==> flow/design.v <==
module veda (
  input clk,  
  input mode,  
  input [4:0] address,  
  input [31:0] data_in,  
  output reg [31:0] data_out  
);
reg [31:0] mem [0:31];  
always @(posedge clk) begin
  if (mode == 0) begin  
    mem[address] <= data_in;  
    data_out <= data_in;  
  end else begin  
    data_out <= mem[address];  
  end
end
endmodule
module instruction_fetch(clk, rst, write_enable, address, datain, mode, dataout);
    input clk, rst, write_enable, mode;
    input [8:0] address;
    input [31:0] datain;
    output reg [31:0] dataout;
    reg [31:0] mem [511:0];
    integer i;
    initial begin
            mem[0]<=32'b01011100000100000000000001100100;
            mem[1]<=32'b01011100000010000000000000000000;
            mem[2]<=32'b01011100000010010000000000000000;
            mem[3]<=32'b01011100000100010000000000000101;
            mem[4]<=32'b01011100000100100000000000000101;
            mem[5]<=32'b00000000000100000101000000000000;
            mem[6]<=32'b00000000000100000101100000000000;
            mem[7]<=32'b00010010001100011111111111111111;
            mem[8]<=32'b01011100000010010000000000000000;
            mem[9]<=32'b00010010010100101111111111111111;
            mem[10]<=32'b00000000000100000101100000000000;
            mem[11]<=32'b00110001011100110000000000000000;
            mem[12]<=32'b00010001011010110000000000000001;
            mem[13]<=32'b00110001011101000000000000000000;
            mem[14]<=32'b00010001001010010000000000000001;
            mem[15]<=32'b011000_10011_10100_0110000000000000;
            mem[16]<=32'b00111101100000000000000000000100;
            mem[17]<=32'b00110101011100110000000000000000;
            mem[18]<=32'b00110101011101001111111111111111;
            mem[19]<=32'b00110001011101000000000000000000;
            mem[20]<=32'b00111101001100101111111111110111;
            mem[21]<=32'b00010001000010000000000000000001;
            mem[22]<=32'b00111101000100011111111111110010;
            mem[23]<=32'b01011100000010000000000000000000;
            mem[24]<=32'b00010010001100010000000000000001;
            mem[25]<=32'b001100_10000_10001_0000000000000000;
            mem[26]<=32'b001100_10000_10010_0000000000000001;
            mem[27]<=32'b001100_10000_10011_0000000000000010;
            mem[28]<=32'b001100_10000_10100_0000000000000011;
            mem[29]<=32'b001100_10000_10101_0000000000000100;
            mem[30]<=32'b011111_10000_10101_0000000000000100;
            mem[100]<=90;
            mem[101]<=80;
            mem[102]<=70;
            mem[103]<=75;
            mem[104]<=95;
    end
    always @( * ) begin
        if(rst) begin
            for(i = 0; i < 512; i = i + 1) begin
                mem[i] <= 0;
            end
        end
        else if(write_enable) begin
            if(mode == 0) begin
                 mem[address] <= datain;
            end
            else begin
                mem[address] <= datain;
            end
        end
        else begin
            dataout <= mem[address];
        end
    end
endmodule
module alu(
    clk,reset,instruction,out,a,b,addr
);
  input clk,reset;
   output [31:0]instruction;
  output reg[31:0] out,a,b;
  reg[8:0] pc=9'b000000000;
  reg [31:0] register[31:0];
  reg [31:0] p[4:0];
  reg [6:0]opcode;
  reg [31:0] datain=2;
  output reg [8:0] addr=0;
  reg write_enable=1'b0;
  instruction_fetch u1(.clk(clk), .rst(1'b0), .write_enable(write_enable), .address(addr),.mode(1'b1),.datain(datain),.dataout(instruction));
  integer i;
  reg[31:0] temp;
  initial begin
    for ( i= 0;i<32 ;i=i+1 ) begin
        register[i]=i;
    end
  end
  always @(negedge clk) begin
    if (opcode==12) begin
        register[a]=instruction;
        out=register[a];
      end
      addr=pc;
      write_enable=1'b0;
  end
  always@(posedge clk)
begin
    opcode=instruction[31:26];
    if(reset)begin
        for ( i= 0;i<32 ;i=i+1 ) begin
        register[i]=i;
        end
        pc=0;
    end
    case (instruction[31:26]) 
    0 : begin
        register[instruction[15:11]] = $signed(register[instruction[25:21]]) + $signed(register[instruction[20:16]]);      
        a=register[instruction[25:21]];
        b=register[instruction[20:16]];
        out=register[instruction[15:11]];
    end 
    1 :begin
        register[instruction[15:11]] = $signed(register[instruction[25:21]]) - $signed(register[instruction[20:16]]);      
          a=register[instruction[25:21]];
          b=register[instruction[20:16]];
          out=register[instruction[15:11]];
    end 
    2 :begin
        register[instruction[15:11]]=register[instruction[25:21]]+register[instruction[20:16]];      
        a=register[instruction[25:21]];
        b=register[instruction[20:16]];
        out=register[instruction[15:11]];
    end 
    3 :begin
        register[instruction[15:11]]=register[instruction[25:21]]-register[instruction[20:16]];      
        a=register[instruction[25:21]];
        b=register[instruction[20:16]];
        out=register[instruction[15:11]];
    end
    4 :begin
        a=register[instruction[25:21]];
        register[instruction[20:16]] = $signed(register[instruction[25:21]]) + $signed(instruction[15:0]);        
        b=$signed(instruction[15:0]);
        out=register[instruction[20:16]];
    end
    5 :begin
        register[instruction[20:16]] = register[instruction[25:21]] + instruction[15:0];         
        a=register[instruction[25:21]];
        b=instruction[15:0];
        out=register[instruction[20:16]];
    end
    6 :begin
        register[instruction[15:11]]=register[instruction[25:21]] & register[instruction[20:16]];         
          a=register[instruction[25:21]];
          b=register[instruction[20:16]];
          out=register[instruction[15:11]];
    end
    7 :begin
        register[instruction[15:11]]=register[instruction[25:21]] | register[instruction[20:16]];          
        a=register[instruction[25:21]];
        b=register[instruction[20:16]];
        out=register[instruction[15:11]];
    end
    8 :begin
        register[instruction[20:16]] = register[instruction[25:21]] & instruction[15:0];       
        a=register[instruction[25:21]];
        b=instruction[15:0];
        out=register[instruction[20:16]];
    end
    9 :begin
        register[instruction[20:16]] = register[instruction[25:21]] | instruction[15:0];         
        a=register[instruction[25:21]];
        b=instruction[15:0];
        out=register[instruction[20:16]];
    end
    10 :begin
        register[instruction[15:11]]=register[instruction[20:16]]<<register[instruction[10:6]];         
        a=register[instruction[20:16]];
        b=register[instruction[10:6]];
        out=register[instruction[15:11]];
    end
    11 :begin
        register[instruction[15:11]]=register[instruction[20:16]]>>register[instruction[10:6]];         
        a=register[instruction[20:16]];
        b=register[instruction[10:6]];
        out=register[instruction[15:11]];
    end
    12 :begin
        addr=$signed(register[instruction[25:21]])+$signed(instruction[15:0]);        
        a=instruction[20:16];
        b=addr;
    end
    13 :begin
        addr=$signed(register[instruction[25:21]])+$signed(instruction[15:0]);         
        datain=register[instruction[20:16]];
        write_enable=1'b1;
        a=addr;
        b=instruction[15:0];
        out=register[instruction[20:16]];
    end
     14 : begin     
            if(register[instruction[25:21]] == register[instruction[20:16]] )begin
                pc=pc+ $signed(instruction[15:0])-1;
            end
        end  
        15 : begin  
            if(register[instruction[25:21]] != register[instruction[20:16]] )begin
                a=register[instruction[25:21]];
                b=register[instruction[20:16]];
                out=1;
                pc=pc+ $signed(instruction[15:0])-1;
            end
            else begin
                out=0;
            end
        end
        16 : begin  
            if(register[instruction[25:21]] > register[instruction[20:16]] )begin
                pc=pc+ $signed(instruction[15:0])-1;
            end
        end 
        17 : begin   
            if(register[instruction[25:21]] >= register[instruction[20:16]] )begin
                pc=pc+ $signed(instruction[15:0])-1;
            end
        end  
        18 : begin   
            if(register[instruction[25:21]] < register[instruction[20:16]] )begin
                pc=pc+ $signed(instruction[15:0]);
            end
        end
       19 : begin   
            if(register[instruction[25:21]] <= register[instruction[20:16]] )begin
                pc=pc+ $signed(instruction[15:0]);
            end
        end
        20 : begin   
                pc= $signed(instruction[15:0])-1;
        end
        21 : begin   
                pc=register[instruction[25:21]]-1;
            end
        22 : begin   
                register[31]=pc+1;
                pc=instruction[15:0]-1;
            end
        23 : begin
                register[instruction[20:16]]=instruction[15:0];
                a=instruction[15:0];
                b=instruction[20:16];
                out=register[instruction[20:16]];
            end
        24 : begin             
            if(register[instruction[25:21]] < register[instruction[20:16]] )begin
                register[instruction[15:11]]=1;
            end
            else begin
                 register[instruction[15:11]]=0;
            end
            a=register[instruction[25:21]];
            b=register[instruction[20:16]];
            out=register[instruction[15:11]];
        end
        31 : begin 
            $monitor("Sorted Array:%d %d %d %d %d",register[17],register[18],register[19],register[20],register[21]);
        end
    endcase
    pc=pc+1;
end 
endmodule
==> From RTL to reports: veda <==
What the tools print for veda, step after step.
Line numbers count from 1 in the design file above.
Operators: Yosys type, input widths -> output width; for muxes data width and select width s.
Library cell names are shortened.
{ "inputs": {"design": "veda", "clock": "clk", "cell_library": "sky130hd", "pvt_corner": "tt_025C_1v80"} }

==> After elaboration <==
Yosys after proc, flatten, opt, wreduce and memory -nomap, before mapping. Enables and synchronous resets that opt folds into registers are not counted as muxes. Memory bits, and registers merged into a memory's read port (data or address), are not among the register bits. Print and check cells are not counted. Equal cells are merged and count once.
Yosys's memory passes give these memory sizes; they may raise the number of words (mostly to a power of two), join words into wider ones and drop unused or constant bits.
{ "classes": {"muxes": 3} }
{ "ops": {"columns": ["cell", "n"], "rows": [
  ["$mux 32", 1],
  ["$mux 5", 1],
  ["$mux 1", 1]
]} }
{ "word_totals": {"ram_bits": 1024, "elab_cells": 4, "input_bits": 39, "mem_count": 1, "out_inout_bits": 32, "reg_bits": 0, "clocked_rd_ports_x_width": 32} }
{ "memory_table": {"columns": ["name", "words", "word_bits", "read_ports", "wr", "line_no", "source"], "rows": [
  ["mem", 32, 32, 1, 1, 8, "reg [31:0] mem [0:31];"]
]} }

==> Longest topological paths <==
Depth = most cells in a row (Yosys ltp): at word level without a register or memory, in the mapped netlist without a sequential cell, where the memories' decode and read muxes count.
{ "depth": {"depth_word": 1, "abc_area": 0, "depth_mapped": 8, "ltp_nobuf": 5} }

==> Mapped cells and area <==
Source: synth_stat.txt of the flow (Yosys; design flattened, memories mapped). It holds for the ABC_AREA given above (unset counts as 0); a run with the other value may have another netlist.
{ "mapped": {"ff_cells": 1029, "area_um2": 39955.8, "sequential_area_um2": 30849.6, "stdcells": 2235, "n_buf": 128} }
{ "types": {"columns": ["cell", "n", "area_total_um2"], "rows": [
  ["edfxtp_1", 1024, 3.07E+04],
  ["mux2i_1", 512, 5.12E+03],
  ["a22oi_1", 96, 720.691],
  ["a22o_1", 64, 560.538],
  ["nand3_1", 97, 485.466],
  ["a21oi_1", 96, 480.461],
  ["nand2_1", 99, 371.606],
  ["buf_4", 33, 247.738],
  ["a31oi_1", 32, 200.192],
  ["buf_6", 15, 168.912],
  ["buf_2", 32, 160.154],
  ["nor3_1", 32, 160.154],
  ["clkbuf_1", 38, 142.637],
  ["nor2_1", 35, 131.376],
  ["dfxtp_1", 5, 100.096],
  ["buf_1", 8, 30.029],
  ["nand3b_1", 4, 30.029],
  ["or3b_2", 3, 26.275]
]} }
Not listed: further types 6, cells in them 10.

==> Timing after synthesis <==
OpenSTA on the mapped netlist: ideal clock, no wires. The path of least setup slack (recovery checks aside). Input and output delay are each 20% of the period. Register names are those of the netlist, which keeps one name where synthesis merged equal registers.
{ "synth_path": {"path_type": "input to register", "startpoint": "in mode", "endpoint": "mem mem[26][0]", "delay_ps": 2434, "in_delay_ps": 966, "arrival_time_ps": 2979, "setup_ps": 421, "clock_period_ps": 4830, "n_path_buf": 1, "t_required_ps": 4409, "launch_ps": 966, "path_stages": 3, "slack_ps": 1429, "synth_period_reached_ps": 3401} }
"delay_ps" is the arrival time less input delay plus setup time.
"path_stages" counts driving pins, that of a launching flip-flop among them; a cell with two outputs on the path counts twice.
"synth_period_reached_ps" is the clock period less the worst setup slack; recovery checks do not enter. This is arithmetic on one report: input and output delays are still those of the set period (20% each).
Between the ends stands the longest chain of elaborated cells between them, by number of cells; it is not shown to be the way that was timed. Of several equally long chains one is given.
A line is the first line of the expression or statement that the cell stems from. Yosys adds cells for indexed reads and writes and turns some case tables into memories.
Only ways into the end's enable, where the timed path ends, are counted here.
{ "synth_between": {"cell_sequence": "or3b_2 > clkbuf_1 > nor2_1", "elab_chain_len": 1, "cone_cells": 2, "lines_between": 1, "classes_between": "mux (2)"} }
{ "synth_lines": {"columns": ["item", "line_no", "source"], "rows": [
  ["start, declared", 3, "input mode,"],
  ["$mux 5", 10, "if (mode == 0) begin"],
  ["end, declared", 8, "reg [31:0] mem [0:31];"]
]} }

==> Path in the finished layout <==
Path of least setup slack in the final report of run 1 (OpenROAD, finished layout, wires in). Where an end is a register, its clock arrival counts in the times.
The path's times are printed in steps of 10 ps; the period is the one set.
{ "layout_path": {"path_type": "register to output", "startpoint": "reg (name not given)", "endpoint": "out data_out[16]", "arrival_time_ps": 3070, "out_delay_ps": 420, "slack_ps": -1390, "clock_period_ps": 2100, "t_required_ps": 1680, "launch_ps": 740, "n_path_buf": 6, "path_stages": 12} }
{ "layout_between": {"cell_sequence": "dfxtp_4 > buf_6 > buf_12 > buf_16 > buf_12 > mux2i_2 > a22o_1 > nor3_2 > a31oi_1 > buf_4 > nand3_2 > buf_6"} }
{ "layout_lines": {"columns": ["item", "line_no", "source"], "rows": [
  ["end, declared", 6, "output reg [31:0] data_out"]
]} }
No chain of elaborated cells between the ends is given.

Settings and measured results of 2 stored flow runs for module veda (sky130hd), not sorted in any way. The constraints put input and output delay at 20% of the set period each and load the outputs with 0.01 pF.
"clock period achieved" = clock period - worst setup slack. The figure is calculated, with input and output delays left at 20% of the set period.
"critical setup path time" = time allowed to the worst setup path (clock period - input delay - output delay, where it has them) - its slack; a late launch clock adds to it, a late capture clock takes from it.
"power consumption" is the tool's figure for a default switching activity; nothing was simulated.
"critical setup path time" is given in steps of 10 ps.

==> run 1: settings <==
{ "period_ns": 2.1, "CORE_UTILIZATION": 22, "SETUP_SLACK_MARGIN": 0.28, "PLACE_DENSITY": 0.86, "CELL_PAD_IN_SITES_GLOBAL_PLACEMENT": 2, "CELL_PAD_IN_SITES_DETAIL_PLACEMENT": 2, "TNS_END_PERCENT": 65, "GPL_ROUTABILITY_DRIVEN": 1, "CTS_CLUSTER_SIZE": 61, "CAP_MARGIN": 20, "CORE_MARGIN": 2, "SLEW_MARGIN": 20 }
==> run 1: results <==
setup slack of the worst path: -1,386 ps
clock period achieved: 3,486 ps
critical setup path time: 3,070 ps
class of the worst setup path: register to output
post-synthesis cell area: 39,955.8 um^2
final design utilization: 0.3
summed negative setup slack: -38,452 ps
power consumption: 45,816 µW
full die area: 185,042.0 um^2

==> run 2: settings <==
{ "period_ns": 5.37, "CORE_UTILIZATION": 19, "PLACE_DENSITY_LB_ADDON": 0.15, "HOLD_SLACK_MARGIN": 0.1, "CELL_PAD_IN_SITES_DETAIL_PLACEMENT": 2, "ABC_AREA": 0, "CTS_CLUSTER_SIZE": 96, "CTS_CLUSTER_DIAMETER": 367, "SLEW_MARGIN": 0, "CAP_MARGIN": 20, "CORE_MARGIN": 2 }
==> run 2: results <==
setup slack of the worst path: 371 ps
clock period achieved: 4,999 ps
critical setup path time: 3,930 ps
class of the worst setup path: register to output
post-synthesis cell area: 39,955.8 um^2
final design utilization: 0.218
summed negative setup slack: 0 ps
power consumption: 12,744 µW
full die area: 213,980.0 um^2
